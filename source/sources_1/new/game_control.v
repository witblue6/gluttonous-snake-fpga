==> flow/design.v <==
module game_control(
	input clk,
	input rst_n,
	input hitwall,
    input hitbody,
	input key,
	input [15:0] point,	
	output reg die,
	output reg [1:0]status,
	output reg score_flag 	
); 
	localparam RESTART = 2'b00;
	localparam START = 2'b01;
	localparam PLAY = 2'b10;
	localparam DIE = 2'b11;
	reg restart ;  
	reg[31:0]cnt;	
	always@(posedge clk or negedge rst_n)
	begin
		if(~rst_n) begin
			status <= RESTART;
			cnt <= 0;
			die <= 1;
			restart <= 0;
		end
		else begin
			case(status)			
				RESTART:begin           
					if(cnt <= 20) begin
						cnt <= cnt + 1;
						restart <= 1;						
					end
					else begin
						status <= START;
						cnt <= 0;
						restart <= 0;
					end
				end
				START:begin
					if (key)
                        status <= PLAY;
					else 
					    status <= START;
				end
				PLAY:begin
					if(hitwall | hitbody)
					   status <= DIE;
					else if(point[11:8]>=1'd1)
					   status <= DIE;
					else
					   status <= PLAY;
				end					
				DIE:begin
					if(cnt <= 200000000) begin
						cnt <= cnt + 1'b1;
					   if(cnt == 25000000)
					       die <= 0;
					   else if(cnt == 50000000)
					       die <= 1'b1;
					   else if(cnt == 75000000)
					       die <= 1'b0;
					   else if(cnt == 100000000)
					       die <= 1'b1;
					   else if(cnt == 125000000)
					       die <= 1'b0;
					   else if(cnt == 150000000)
					       die <= 1'b1;
				    end 
					else if(key)
						begin
							die <= 1;
							cnt <= 0;
							status <= RESTART;
						end
					else
					      status <= DIE;
                    end
			endcase
		end
	end
    always@(posedge clk or negedge rst_n)
    begin
    	if(!rst_n) begin
			score_flag <= 1'd0;
    	end
		else if (status == DIE)
		    score_flag <= 1'd1;
	    else
		    score_flag <= 1'd0;
	end
endmodule
* Reports on game_control
Tool output for the design above, in the order of the flow. Lines are those of the file above, counted from 1. Library cell names are shortened. The mark -- stands for no value.
Set-up: design top game_control, clock clk, standard-cell library sky130hd, corner tt_025C_1v80

* Elaborated design
Source: Yosys, flattened and elaborated, memories not mapped. Widths are those after wreduce. Registers that Yosys merges into a memory's read port (data or address) are not register bits. Print and check cells do not count.
Cells by class: muxes and demuxes 20, divide/modulo/power cells 0, add/subtract/negate cells 2, eq/ne operators 13, multipliers 0, $lt $le $gt $ge 3, reductions and logical operators 7, bitwise gates (word level) 1, shift operators 0
Operator list (count):
- == test 32 x 27 -> 1 bit (second input constant) | 3
- two-way mux 32 bit | 3
- adder 32 x 1 -> 32 bit (second input constant) | 2
- parallel mux 32 bit (select 2 bit) | 1
- == test 32 x 25 -> 1 bit (second input constant) | 1
- == test 32 x 26 -> 1 bit (second input constant) | 1
- less-or-equal comparator 32 x 28 -> 1 bit (second input constant) | 1
- == test 32 x 28 -> 1 bit (second input constant) | 1
- less-or-equal comparator 32 x 5 -> 1 bit (second input constant) | 1
- two-way mux 1 bit | 11
- parallel mux 2 bit (select 4 bit) | 1
- two-way mux 2 bit | 4
- inequality test 7 x 1 -> 1 bit (second input constant) | 1
- AND reduction 3 bit | 2
- == test 2 bit (second input constant) | 2
- inequality test 2 bit (second input constant) | 2
- nonzero test 2 bit | 2
- greater-or-equal comparator 4 x 1 -> 1 bit (second input constant) | 1
- nonzero test 4 bit | 1
- inequality test 3 bit (second input constant) | 1
- == test 2 x 1 -> 1 bit (second input constant) | 1
- logical NOT 2 bit | 1
- AND reduction 2 bit | 1
- bitwise OR 1 bit | 1
Storage and ports: clocked read ports x word width 0, memory cells 0, bits in latches 0, bits in writable memories 0, memory bits (read-only) 0, cells after elaboration 50, register bits after elaboration 36

* Longest topological paths
Depth = most cells in a row (Yosys ltp): at word level without a register or memory, in the mapped netlist without a sequential cell, where the memories' decode and read muxes count.
Logic depth: word-level depth 8, ABC_AREA 0, depth in mapped cells 9, depth with buffers taken out 8

* Synthesis result
Source: synth_stat.txt of the flow (Yosys; design flattened, memories mapped). It holds for the ABC_AREA given above (unset counts as 0); a run with the other value may have another netlist.
Cell types:
- dfrtp_1 | count 35, area in all 875.84 µm²
- nor2_1 | count 35, area in all 131.376 µm²
- nand2_1 | count 25, area in all 93.84 µm²
- xnor2_1 | count 10, area in all 87.584 µm²
- clkbuf_8 | count 6, area in all 82.579 µm²
- a21oi_1 | count 15, area in all 75.072 µm²
- ha_1 | count 6, area in all 75.072 µm²
- nand3_1 | count 14, area in all 70.067 µm²
- nor3_1 | count 14, area in all 70.067 µm²
- nor4_4 | count 3, area in all 63.811 µm²
- nor4_1 | count 10, area in all 62.56 µm²
- or4_1 | count 8, area in all 60.058 µm²
- o31ai_1 | count 7, area in all 52.55 µm²
- mux2i_1 | count 5, area in all 50.048 µm²
- nand4_1 | count 8, area in all 50.048 µm²
- nor4b_1 | count 5, area in all 43.792 µm²
- and3_1 | count 6, area in all 37.536 µm²
- buf_6 | count 3, area in all 33.782 µm²
Other cell types: 36; their cells: 75.
Synthesis totals: chip area (Yosys) 0.0025737 mm², sequential part of the area 0.0009021 mm², mapped flip-flops 36, cell count 290

* Worst setup path after synthesis
Source: OpenSTA report_checks on the synthesized netlist (no wires, ideal clock, input and output delay 20% of the period each), path of least setup slack; recovery checks are left aside. Register names are those of the netlist, which keeps one name where synthesis merged equal registers.
Path after synthesis: path type reg-to-reg, start reg cnt[20], end reg cnt[18], stages on the path 10, path slack -0.039 ns, data required time 2.585 ns, path buffers 2, clock period 2.68 ns, arrival 2.624 ns, delay of the path 2.719 ns, setup time 0.095 ns, period reached after synthesis 2.719 ns
"delay of the path" = arrival - input delay + setup time. "stages on the path" counts driving pins, that of a launching flip-flop among them; a cell with two outputs on the path counts twice. "period reached after synthesis" is the clock period less the worst setup slack; recovery checks do not enter. This is arithmetic on one report: input and output delays are still those of the set period (20% each). The rows between start and end are the longest chain of elaborated cells between them; the timing report does not say that the signal goes this way. Where chains are equally long, one stands for them. Each line given opens the expression or statement behind the cell; cells for indexed reads and writes are added by Yosys, which also makes memories of some case tables. A register here has more assigning lines than the two given.
On the way, after synthesis: path through dfrtp_1 -> buf_6 -> or3b_1 -> or4_4 -> o31a_1 -> a211oi_2 -> buf_6 -> nor2_4 -> and3_4 -> nor4_4, cells in the longest elaborated chain 3, elaborated cells between the ends (all ways) 7, source lines of those cells 3, classes of those cells compare (2); eq/ne (1); mux (3); reduce/logical (1)
Ends and longest elaborated chain, after synthesis:
- from (decl) | line 17 | reg[31:0]cnt;
- from (assign) | line 30 | cnt <= cnt + 1;
- from (assign) | line 55 | cnt <= cnt + 1'b1;
- less-or-equal comparator 32 x 28 -> 1 bit | line 54 | if(cnt <= 200000000) begin
- two-way mux 32 bit | line 54
- parallel mux 32 bit (select 2 bit) | line 27 | case(status)
- to (assign) | line 30
- to (assign) | line 55
- to (decl) | line 17

* Path in the finished layout
From the final timing report of job 2: the path of least setup slack in the routed layout; clock arrival at registers is part of the times.
Path after layout: path type reg-to-reg, start reg cnt[20], end reg cnt[23], path buffers 2, clock period 2.87 ns, data required time 3.05 ns, setup time 0.11 ns, arrival 2.88 ns, path slack 0.17 ns, stages on the path 9
The rows between start and end are the longest chain of elaborated cells between them; the timing report does not say that the signal goes this way. Where chains are equally long, one stands for them. A register here has more assigning lines than the two given.
On the way, after layout: path through dfrtp_1 -> or3b_1 -> or4_4 -> o31a_1 -> a211oi_2 -> buf_4 -> nor4_4 -> buf_4 -> a2111oi_2, cells in the longest elaborated chain 3, elaborated cells between the ends (all ways) 9, source lines of those cells 5, classes of those cells add/sub (2); compare (2); eq/ne (1); mux (3); reduce/logical (1)
Ends and longest elaborated chain, after layout:
- from (decl) | line 17 | reg[31:0]cnt;
- from (assign) | line 30 | cnt <= cnt + 1;
- from (assign) | line 55 | cnt <= cnt + 1'b1;
- adder 32 x 1 -> 32 bit | line 55
- two-way mux 32 bit | line 54 | if(cnt <= 200000000) begin
- parallel mux 32 bit (select 2 bit) | line 27 | case(status)
- to (assign) | line 30
- to (assign) | line 55
- to (decl) | line 17

==> runs of game_control <==
Measured results for game_control: 2 stored runs of the Yosys and OpenROAD flow on sky130hd. The settings differ; the order carries no meaning. The constraints put input and output delay at 20% of the set period each and load the outputs with 0.01 pF.
"achieved period" = clock period - worst setup slack. The figure is calculated, with input and output delays left at 20% of the set period.
"allowed time less slack (worst setup path)" = time allowed to the worst setup path (clock period - input delay - output delay, where it has them) - its slack; a late launch clock adds to it, a late capture clock takes from it.
"total power of the final layout": no workload was simulated; the value follows from the tool's default switching activity.

* Job 1 | settings: period_ns 2.98; CORE_UTILIZATION 53; SETUP_SLACK_MARGIN 0.78; PLACE_DENSITY_LB_ADDON 0.06; CORE_MARGIN 3; CELL_PAD_IN_SITES_GLOBAL_PLACEMENT 2; CELL_PAD_IN_SITES_DETAIL_PLACEMENT 0; TNS_END_PERCENT 40; ABC_AREA 0; GPL_ROUTABILITY_DRIVEN 0; CAP_MARGIN 20; SLEW_MARGIN 20 | incomplete, placement halted on FLW-0024
* Job 2 | settings: period_ns 2.87; CORE_UTILIZATION 53; CAP_MARGIN 20; CORE_MARGIN 2; SLEW_MARGIN 20 | results: achieved period 2.705 ns; synthesis area 0.0025737 mm²; allowed time less slack (worst setup path) 2.70 ns; critical path type reg-to-reg; total power of the final layout 1.944 mW; final design utilization 62.1%; area of the die 0.0054295 mm²; setup slack of the critical path 0.165 ns; area of the standard cells in the finished layout 0.0029115 mm²; final setup TNS 0.000 ns
