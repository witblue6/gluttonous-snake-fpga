==> flow/design.v <==
module key_filter(
	input  clk,
	input  rst_n,
	input  [4:0] BOTTOM,
	output b_up,
	output b_down,
	output b_left,
	output b_right,
	output b_center
);
reg [4:0] bottom_scan;
reg [4:0] bottom_scan_d0;
reg [4:0] bottom;    
reg [24:0] b_cnt = 25'd0;
always @(posedge clk or negedge rst_n)begin
	if(~rst_n)begin
		b_cnt <= 25'd0;
		bottom_scan <= 5'b0;
	end
	else if(b_cnt == 25'd1999_999)begin   
		b_cnt <= 25'd0;
		bottom_scan <= BOTTOM;
	end
	else
		b_cnt <= b_cnt + 25'd1;
end
always @(posedge clk or negedge rst_n)begin
	if(~rst_n)begin
		bottom_scan_d0 <= 5'b0;
		bottom <= 5'b0;
	end
	else begin
		bottom_scan_d0 <= bottom_scan;
		bottom <= (~bottom_scan_d0) & bottom_scan;   
	end
end
assign b_up = bottom[4];
assign b_down = bottom[3];
assign b_left = bottom[2];
assign b_right = bottom[1];
assign b_center = bottom[0];
endmodule
==> Reports on key_filter <==
What the tools print for key_filter, step after step.
Lines are those of the file above, counted from 1.
Operators: Yosys type, input widths -> output width; for muxes data width and select width s.
Library cell names are shortened.
{ "design": {"top": "key_filter", "clk_port": "clk", "library": "sky130hd", "pvt_corner": "tt_025C_1v80"} }

==> Elaborated design <==
Counts by Yosys on the flattened word-level netlist (proc, flatten, opt, wreduce; memories kept). Register bits leave out memories and registers merged into their read ports (data or address); mux counts leave out enables and synchronous resets folded into registers. Print and check cells are left out. Cells with the same type and inputs are merged into one.
{ "classes": {"add_sub_neg": 1, "n_eq": 1, "muxes": 1, "bitwise": 2} }
{ "ops": {"columns": ["operator", "n"], "rows": [
  ["$add 25x1->25 const B", 1],
  ["$eq 25x21->1 const B", 1],
  ["$mux 25", 1],
  ["$and 5x5->5", 1],
  ["$not 5->5", 1]
]} }
{ "word_totals": {"regBits": 40, "inputBits": 7, "output_inout_bits": 5} }

==> Longest topological paths <==
Longest topological path by Yosys (ltp), each cell counted once; first at word level (registers and memories cut), then after technology mapping (sequential cells cut; the memories' decode and read muxes count).
{ "depth": {"ltp_word": 2, "abc_area": 0, "mapped_depth": 5} }

==> After synthesis <==
Source: synth_stat.txt of the flow (Yosys; design flattened, memories mapped). It holds for the ABC_AREA given above (unset counts as 0); a run with the other value may have another netlist.
{ "mapped": {"cells": 134, "mapped_area_um2": 1681.6, "seq_area_um2": 1001.0, "flip_flops": 40, "n_buf": 2} }
{ "types": {"columns": ["type", "n", "area_total_um2"], "rows": [
  ["dfrtp_1", 40, 1000.96],
  ["xnor2_1", 12, 105.101],
  ["nor4_4", 3, 63.811],
  ["xor2_1", 7, 61.309],
  ["mux2_2", 5, 56.304],
  ["and4_1", 6, 52.55],
  ["nand3_1", 10, 50.048],
  ["nor2_1", 10, 37.536],
  ["nor2b_1", 6, 37.536],
  ["nand4_1", 5, 31.28],
  ["and3_1", 4, 25.024],
  ["nor3_1", 4, 20.019],
  ["nand2_1", 5, 18.768],
  ["nor4_1", 3, 18.768],
  ["nor4b_1", 2, 17.517],
  ["nor4b_2", 1, 15.014],
  ["a31oi_1", 2, 12.512],
  ["ha_1", 1, 12.512]
]} }
Not listed: further types 7, cells in them 8.

==> Path before layout <==
Source: OpenSTA report_checks on the synthesized netlist (no wires, ideal clock, input and output delay 20% of the period each), path of least setup slack; recovery checks are left aside. Register names are those of the netlist, which keeps one name where synthesis merged equal registers.
{ "synth_timing": {"path_type": "register -> register", "start": "register b_cnt[0]", "end": "register bottom_scan[0]", "tclk_ns": 3.64, "arrival_ns": 1.584, "required_time_ns": 3.515, "setup_slack_ns": 1.931, "path_delay_ns": 1.709, "driving_pins": 5, "n_path_buf": 0, "synth_period_reached_ns": 1.709} }
"path_delay_ns" = arrival - input delay + setup time.
"driving_pins" counts driving pins, that of a launching flip-flop among them; a cell with two outputs on the path counts twice.
"synth_period_reached_ns" is the clock period less the worst setup slack; recovery checks do not enter. This is arithmetic on one report: input and output delays are still those of the set period (20% each).
Between the ends stands the longest chain of elaborated cells between them, by number of cells; it is not shown to be the way that was timed. Of several equally long chains one is given.
Each line given opens the expression or statement behind the cell; cells for indexed reads and writes are added by Yosys, which also makes memories of some case tables.
At most two assigning lines are given for a register; there are more.
{ "synth_between": {"path_cell_list": "dfrtp_1 -> ha_1 -> nand3_1 -> nor4_4 -> mux2_2", "elab_chain_len": 1, "cells_between": 1, "classes_between": "eq/ne (1)"} }
{ "synth_lines": {"columns": ["item", "line_no", "rtl"], "rows": [
  ["start, declared", 14, "reg [24:0] b_cnt = 25'd0;"],
  ["start, assigned", 17, "b_cnt <= 25'd0;"],
  ["start, assigned", 25, "b_cnt <= b_cnt + 25'd1;"],
  ["$eq 25x21->1", 20, "else if(b_cnt == 25'd1999_999)begin"],
  ["end, assigned", 18, "bottom_scan <= 5'b0;"],
  ["end, assigned", 22, "bottom_scan <= BOTTOM;"],
  ["end, declared", 11, "reg [4:0] bottom_scan;"]
]} }

==> Worst path after layout <==
Path of least setup slack in the final report of job 1 (OpenROAD, finished layout, wires in). Where an end is a register, its clock arrival counts in the times.
{ "layout_timing": {"path_type": "register -> register", "start": "register b_cnt[9]", "end": "register bottom_scan[4]", "tclk_ns": 1.87, "arrival_ns": 1.90, "required_time_ns": 2.05, "setup_slack_ns": 0.15, "driving_pins": 6, "n_path_buf": 1} }
Between the ends stands the longest chain of elaborated cells between them, by number of cells; it is not shown to be the way that was timed. Of several equally long chains one is given.
At most two assigning lines are given for a register; there are more.
{ "layout_between": {"path_cell_list": "dfrtp_1 -> nor4b_2 -> nand2_1 -> nor4_4 -> buf_6 -> mux2_4", "elab_chain_len": 1, "cells_between": 1, "classes_between": "eq/ne (1)"} }
{ "layout_lines": {"columns": ["item", "line_no", "rtl"], "rows": [
  ["start, declared", 14, "reg [24:0] b_cnt = 25'd0;"],
  ["start, assigned", 17, "b_cnt <= 25'd0;"],
  ["start, assigned", 25, "b_cnt <= b_cnt + 25'd1;"],
  ["$eq 25x21->1", 20, "else if(b_cnt == 25'd1999_999)begin"],
  ["end, assigned", 18, "bottom_scan <= 5'b0;"],
  ["end, assigned", 22, "bottom_scan <= BOTTOM;"],
  ["end, declared", 11, "reg [4:0] bottom_scan;"]
]} }

Hand-over note for key_filter

Flow measurements of key_filter on sky130hd: 2 stored runs with different settings, listed in no order. Input and output delays are each 20% of the period that was set; the output load is 0.01 pF.
"achieved_clock_period_ns" = clock period - worst setup slack. The figure is calculated, with input and output delays left at 20% of the set period.
By "worst_path_ns" is meant the share of the clock period that the worst setup path is allowed (20% is reserved at inputs, 20% at outputs), minus its slack. Clock arrival times at its registers enter into it.
[
  {
    "run": "job 1",
    "settings": { "period_ns": 1.87, "CORE_UTILIZATION": 34, "SETUP_SLACK_MARGIN": 0.14, "PLACE_DENSITY_LB_ADDON": 0.1, "CORE_MARGIN": 3, "TNS_END_PERCENT": 75, "ABC_AREA": 0, "GPL_TIMING_DRIVEN": 0, "CTS_CLUSTER_DIAMETER": 43, "MAX_ROUTING_LAYER": "met5", "CAP_MARGIN": 20, "SLEW_MARGIN": 20 },
    "results": { "synth_chip_area_um2": 1681.6, "die_area_um2": 5825.5, "timing.setup.tns_ns": 0.000, "post_route_util_pct": 47.0, "achieved_clock_period_ns": 1.719, "worst_hold_slack_ns": 0.397, "worst_path_ns": 1.72, "worst_path_kind": "register -> register", "setup_ws_ns": 0.151 }
  },
  {
    "run": "job 2",
    "settings": { "period_ns": 3.33, "CORE_UTILIZATION": 57, "SETUP_SLACK_MARGIN": 0.19, "PLACE_DENSITY_LB_ADDON": 0.1, "CORE_ASPECT_RATIO": 1.83, "CELL_PAD_IN_SITES_GLOBAL_PLACEMENT": 0, "CELL_PAD_IN_SITES_DETAIL_PLACEMENT": 1, "TNS_END_PERCENT": 80, "ABC_AREA": 0, "CTS_CLUSTER_SIZE": 55, "CTS_CLUSTER_DIAMETER": 321, "CAP_MARGIN": 20, "CORE_MARGIN": 2, "SLEW_MARGIN": 20 },
    "results": { "worst_path_ns": 2.30, "worst_path_kind": "register -> register", "timing.setup.tns_ns": 0.000, "die_area_um2": 3420.5, "synth_chip_area_um2": 1681.6, "achieved_clock_period_ns": 2.301, "post_route_util_pct": 67.9, "worst_hold_slack_ns": 0.396, "setup_ws_ns": 1.029 }
  }
]

End of note.
