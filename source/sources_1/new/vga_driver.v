==> flow/design.v <==
`timescale 1ns / 1ps
module vga_driver(
	input  clk25,
	output [3:0] vga_red,
	output [3:0] vga_green,
	output [3:0] vga_blue,
	output reg vga_hsync,
	output reg vga_vsync,
	output [9:0] data_h,
	output [9:0] data_v,
	input [11:0] data
    );
parameter hRez   = 640;
parameter hStartSync   = 640+16;
parameter hEndSync     = 640+16+96;
parameter hMaxCount    = 640+16+96+48;
parameter vRez         = 480;
parameter vStartSync   = 480+10;
parameter vEndSync     = 480+10+2;
parameter vMaxCount    = 480+10+2+33;
parameter hsync_active  = 0;
parameter vsync_active  = 0;
parameter C_BLACK    =   12'b000000000000;
parameter C_RED    =   12'b111100000000;
parameter C_GREEN    =   12'b000011110000;
parameter C_BLUE    =   12'b000000001111;
parameter C_WHITE    =   12'b111111111111;
reg [9:0] hCounter;
reg [9:0] vCounter;    
reg blank;
initial   hCounter = 10'b0;
initial   vCounter = 10'b0;  
initial   blank = 1'b1;    
wire [11:0] colour;
assign colour = (~blank) ? data : 16'd0;
assign vga_red = colour[11:8];
assign vga_green = colour[7:4];
assign vga_blue = colour[3:0];
assign data_h = (~blank) ? hCounter : 10'd0;
assign data_v = (~blank) ? vCounter : 10'd0;
always@(posedge clk25)begin
    if( hCounter == hMaxCount-1 )begin
   		hCounter <=  10'b0;
   			if (vCounter == vMaxCount-1)
   				vCounter <=  10'b0;
   			else
   				vCounter <= vCounter+1;
   	end
   	else
   		hCounter <= hCounter+1;
   	if(  vCounter  >= 480 || vCounter  < 0) begin     
   		blank <= 1;
   	end
   	else begin
   		if ( hCounter  < 640 && hCounter  >= 0) begin   
   			blank <= 0;
   			end
   		else
   			blank <= 1;
   	end;
   	if( hCounter > hStartSync && hCounter <= hEndSync)
   		vga_hsync <= hsync_active;
   	else
   		vga_hsync <= ~ hsync_active; 			
   	if( vCounter >= vStartSync && vCounter < vEndSync )
   		vga_vsync <= vsync_active;
   	else
   		vga_vsync <= ~ vsync_active;
   end 
endmodule
-- Step by step through the tools: vga_driver
Tool output for the design above, in the order of the flow.
Line numbers count from 1 in the design file above.
Library cell names are shortened.
Not given: --
- top module: vga_driver
- clock: clk25
- library: sky130hd
- timing corner: tt_025C_1v80

-- After elaboration
Counts by Yosys on the flattened word-level netlist (proc, flatten, opt, wreduce; memories kept). Register bits leave out memories and registers merged into their read ports (data or address); mux counts leave out enables and synchronous resets folded into registers. Print and check cells are left out. Cells with the same type and inputs are merged into one.
- bits of input ports: 13
- word-level cells at 27
- register bits at 23
- output and inout port bits at 34
- noted eq/ne operators: 2
- noted mux-type cells: 6
- add/sub/neg operators: 2
- reduce/logical cells: 4
- $lt $le $gt $ge at 8
- operators by type and width (cell ; number):
    10-bit by 1-bit adder with 10-bit output (second input constant) ; 2
    10-bit == test (second input constant) ; 2
    10-bit by 9-bit greater-or-equal comparator with 1-bit output (second input constant) ; 2
    10-bit 2-to-1 mux ; 2
    12-bit 2-to-1 mux ; 1
    10-bit by 1-bit greater-or-equal comparator with 1-bit output (second input constant) ; 1
    10-bit by 1-bit less-than comparator with 1-bit output (second input constant) ; 1
    10-bit greater-than comparator (second input constant) ; 1
    10-bit <= comparator (second input constant) ; 1
    10-bit less-than comparator (second input constant) ; 1
    10-bit by 9-bit less-than comparator with 1-bit output (second input constant) ; 1
    1-bit logical AND ; 3
    1-bit 2-to-1 mux ; 3
    1-bit logical OR ; 1

-- Longest topological paths
Depth = most cells in a row (Yosys ltp): at word level without a register or memory, in the mapped netlist without a sequential cell, where the memories' decode and read muxes count.
- depth in word-level cells: 3
- ABC_AREA at 0
- mapped depth at 5
- noted mapped depth without buffers: 5

-- Mapped cells and area
Source: synth_stat.txt of the flow (Yosys; design flattened, memories mapped). It holds for the ABC_AREA given above (unset counts as 0); a run with the other value may have another netlist.
The area totals of this step are shown rounded.
- cell types (cell type ; number ; total area (sq um)):
    edfxtp_1 ; 10 ; 300.288
    dfxtp_1 ; 13 ; 260.25
    nor2b_1 ; 31 ; 193.936
    xor2_1 ; 7 ; 61.309
    ha_1 ; 4 ; 50.048
    xnor2_1 ; 5 ; 43.792
    nor2_1 ; 11 ; 41.29
    nand3_1 ; 6 ; 30.029
    and3_1 ; 4 ; 25.024
    nand4_1 ; 4 ; 25.024
    nand2_1 ; 6 ; 22.522
    nor4_4 ; 1 ; 21.27
    nor4b_1 ; 2 ; 17.517
    a21oi_1 ; 3 ; 15.014
    inv_1 ; 4 ; 15.014
    o31ai_1 ; 2 ; 15.014
    or3_1 ; 2 ; 12.512
    clkbuf_1 ; 3 ; 11.261
Not listed: further types 15, cells in them 18.
- standard cells after synthesis: 136
- noted buffers: 6
- mapped area at 0.0013 sq mm
- sequential part of the area: 0.00056 sq mm
- noted flip-flops: 23

-- Path before layout
OpenSTA on the mapped netlist: ideal clock, no wires. The path of least setup slack (recovery checks aside). Input and output delay are each 20% of the period. Register names are those of the netlist, which keeps one name where synthesis merged equal registers.
- path type: reg-to-reg
- start point: register hCounter[0]
- end point: register vCounter[0]
- stages at 5
- data required time at 1694 ps
- time at the first pin at 0 ps
- path slack: 489 ps
- delay of the path at 1531 ps
- library setup time at 326 ps
- period: 2020 ps
- noted arrival: 1205 ps
- path buffers: 1
- synthesis period reached at 1531 ps
"delay of the path" = arrival - input delay + setup time.
"stages" counts driving pins, that of a launching flip-flop among them; a cell with two outputs on the path counts twice.
"synthesis period reached" is the clock period less the worst setup slack; recovery checks do not enter. This is arithmetic on one report: input and output delays are still those of the set period (20% each).
Between the ends stands the longest chain of elaborated cells between them, by number of cells; it is not shown to be the way that was timed. Of several equally long chains one is given.
A line is the first line of the expression or statement that the cell stems from. Yosys adds cells for indexed reads and writes and turns some case tables into memories.
- cell sequence: dfxtp_1 ha_1 and4_1 and3_1 buf_2
- cells in the longest elaborated chain at 1
- elaborated cells on any way between the ends at 1
- RTL lines with such cells at 1
- those cells by class: eq/ne (1)
- RTL lines, path after synthesis (what ; line ; text):
    start, declared ; 28 ; reg [9:0] hCounter;
    start, assigned ; 43 ; hCounter <= 10'b0;
    start, assigned ; 50 ; hCounter <= hCounter+1;
    10-bit == test ; 42 ; if( hCounter == hMaxCount-1 )begin
    end, assigned ; 45 ; vCounter <= 10'b0;
    end, assigned ; 47 ; vCounter <= vCounter+1;
    end, declared ; 29 ; reg [9:0] vCounter;

-- Path in the finished layout
From the final timing report of record 1: the path of least setup slack in the routed layout; clock arrival at registers is part of the times.
The path's times are printed in steps of 10 ps; the period is the one set.
- path type: reg-to-reg
- start point: register vCounter[4]
- end point: register vCounter[4]
- time at the first pin at 270 ps
- library setup time at 240 ps
- data required time at 1040 ps
- stages at 5
- period: 1010 ps
- noted arrival: 1590 ps
- path slack: -550 ps
- path buffers: 1
Between the ends stands the longest chain of elaborated cells between them, by number of cells; it is not shown to be the way that was timed. Of several equally long chains one is given.
- cell sequence: edfxtp_1 or3_4 nor4_4 buf_6 nor2_1
- cells in the longest elaborated chain at 1
- elaborated cells on any way between the ends at 2
- RTL lines with such cells at 2
- those cells by class: add/sub (1); eq/ne (1)
- RTL lines, path post-layout (what ; line ; text):
    start, declared ; 29 ; reg [9:0] vCounter;
    start, assigned ; 45 ; vCounter <= 10'b0;
    start, assigned ; 47 ; vCounter <= vCounter+1;
    10-bit by 1-bit adder with 10-bit output ; 47 ;
    end, assigned ; 45 ;
    end, assigned ; 47 ;
    end, declared ; 29 ;

Data sheet: physical implementation of vga_driver

Measured data: module vga_driver, platform sky130hd, 2 stored runs of the flow under differing settings, order arbitrary. Input and output delays are each 20% of the period that was set; the output load is 0.01 pF.
"period reached": clock period set for the run, less the worst setup slack. It is reckoned from that one timing run; input and output delays stay at 20% of the period that was set.
"time on the worst setup path": the worst setup path's part of the clock period (all of it between registers, 20% less for each end at a port) less its slack. A launch clock that arrives late makes it longer, a capture clock that arrives late makes it shorter.
"power" is the tool's figure for a default switching activity; nothing was simulated.
"time on the worst setup path" is given in steps of 10 ps.
The measured numbers are rounded.

Record 1
Settings were period_ns = 1.01; CORE_UTILIZATION = 36; PLACE_DENSITY = 0.49; CORE_ASPECT_RATIO = 0.8; CORE_MARGIN = 8; GPL_ROUTABILITY_DRIVEN = 1; CTS_CLUSTER_DIAMETER = 391; SLEW_MARGIN = 5; MIN_ROUTING_LAYER = met1; CAP_MARGIN = 20
- post-route utilization at 0.76
- noted the worst hold slack in the final report: 480 ps
- noted the post-synthesis cell area: 0.0013 sq mm
- noted the time on the worst setup path: 1,560 ps
- critical path kind: reg-to-reg
- post-route setup TNS: -20,000 ps
- standard-cell area after layout: 0.0026 sq mm
- noted the power: 0.0017 W
- total die area at 0.0058 sq mm
- worst setup slack after layout at -550 ps
- noted the period reached: 1,559 ps

Record 2
Settings were period_ns = 1.41; CORE_UTILIZATION = 38; PLACE_DENSITY_LB_ADDON = 0.05; CELL_PAD_IN_SITES_DETAIL_PLACEMENT = 1; CTS_CLUSTER_SIZE = 13; MAX_ROUTING_LAYER = met4; CAP_MARGIN = 20; CORE_MARGIN = 2; SLEW_MARGIN = 20
- no results, routing failed with DPL-0033
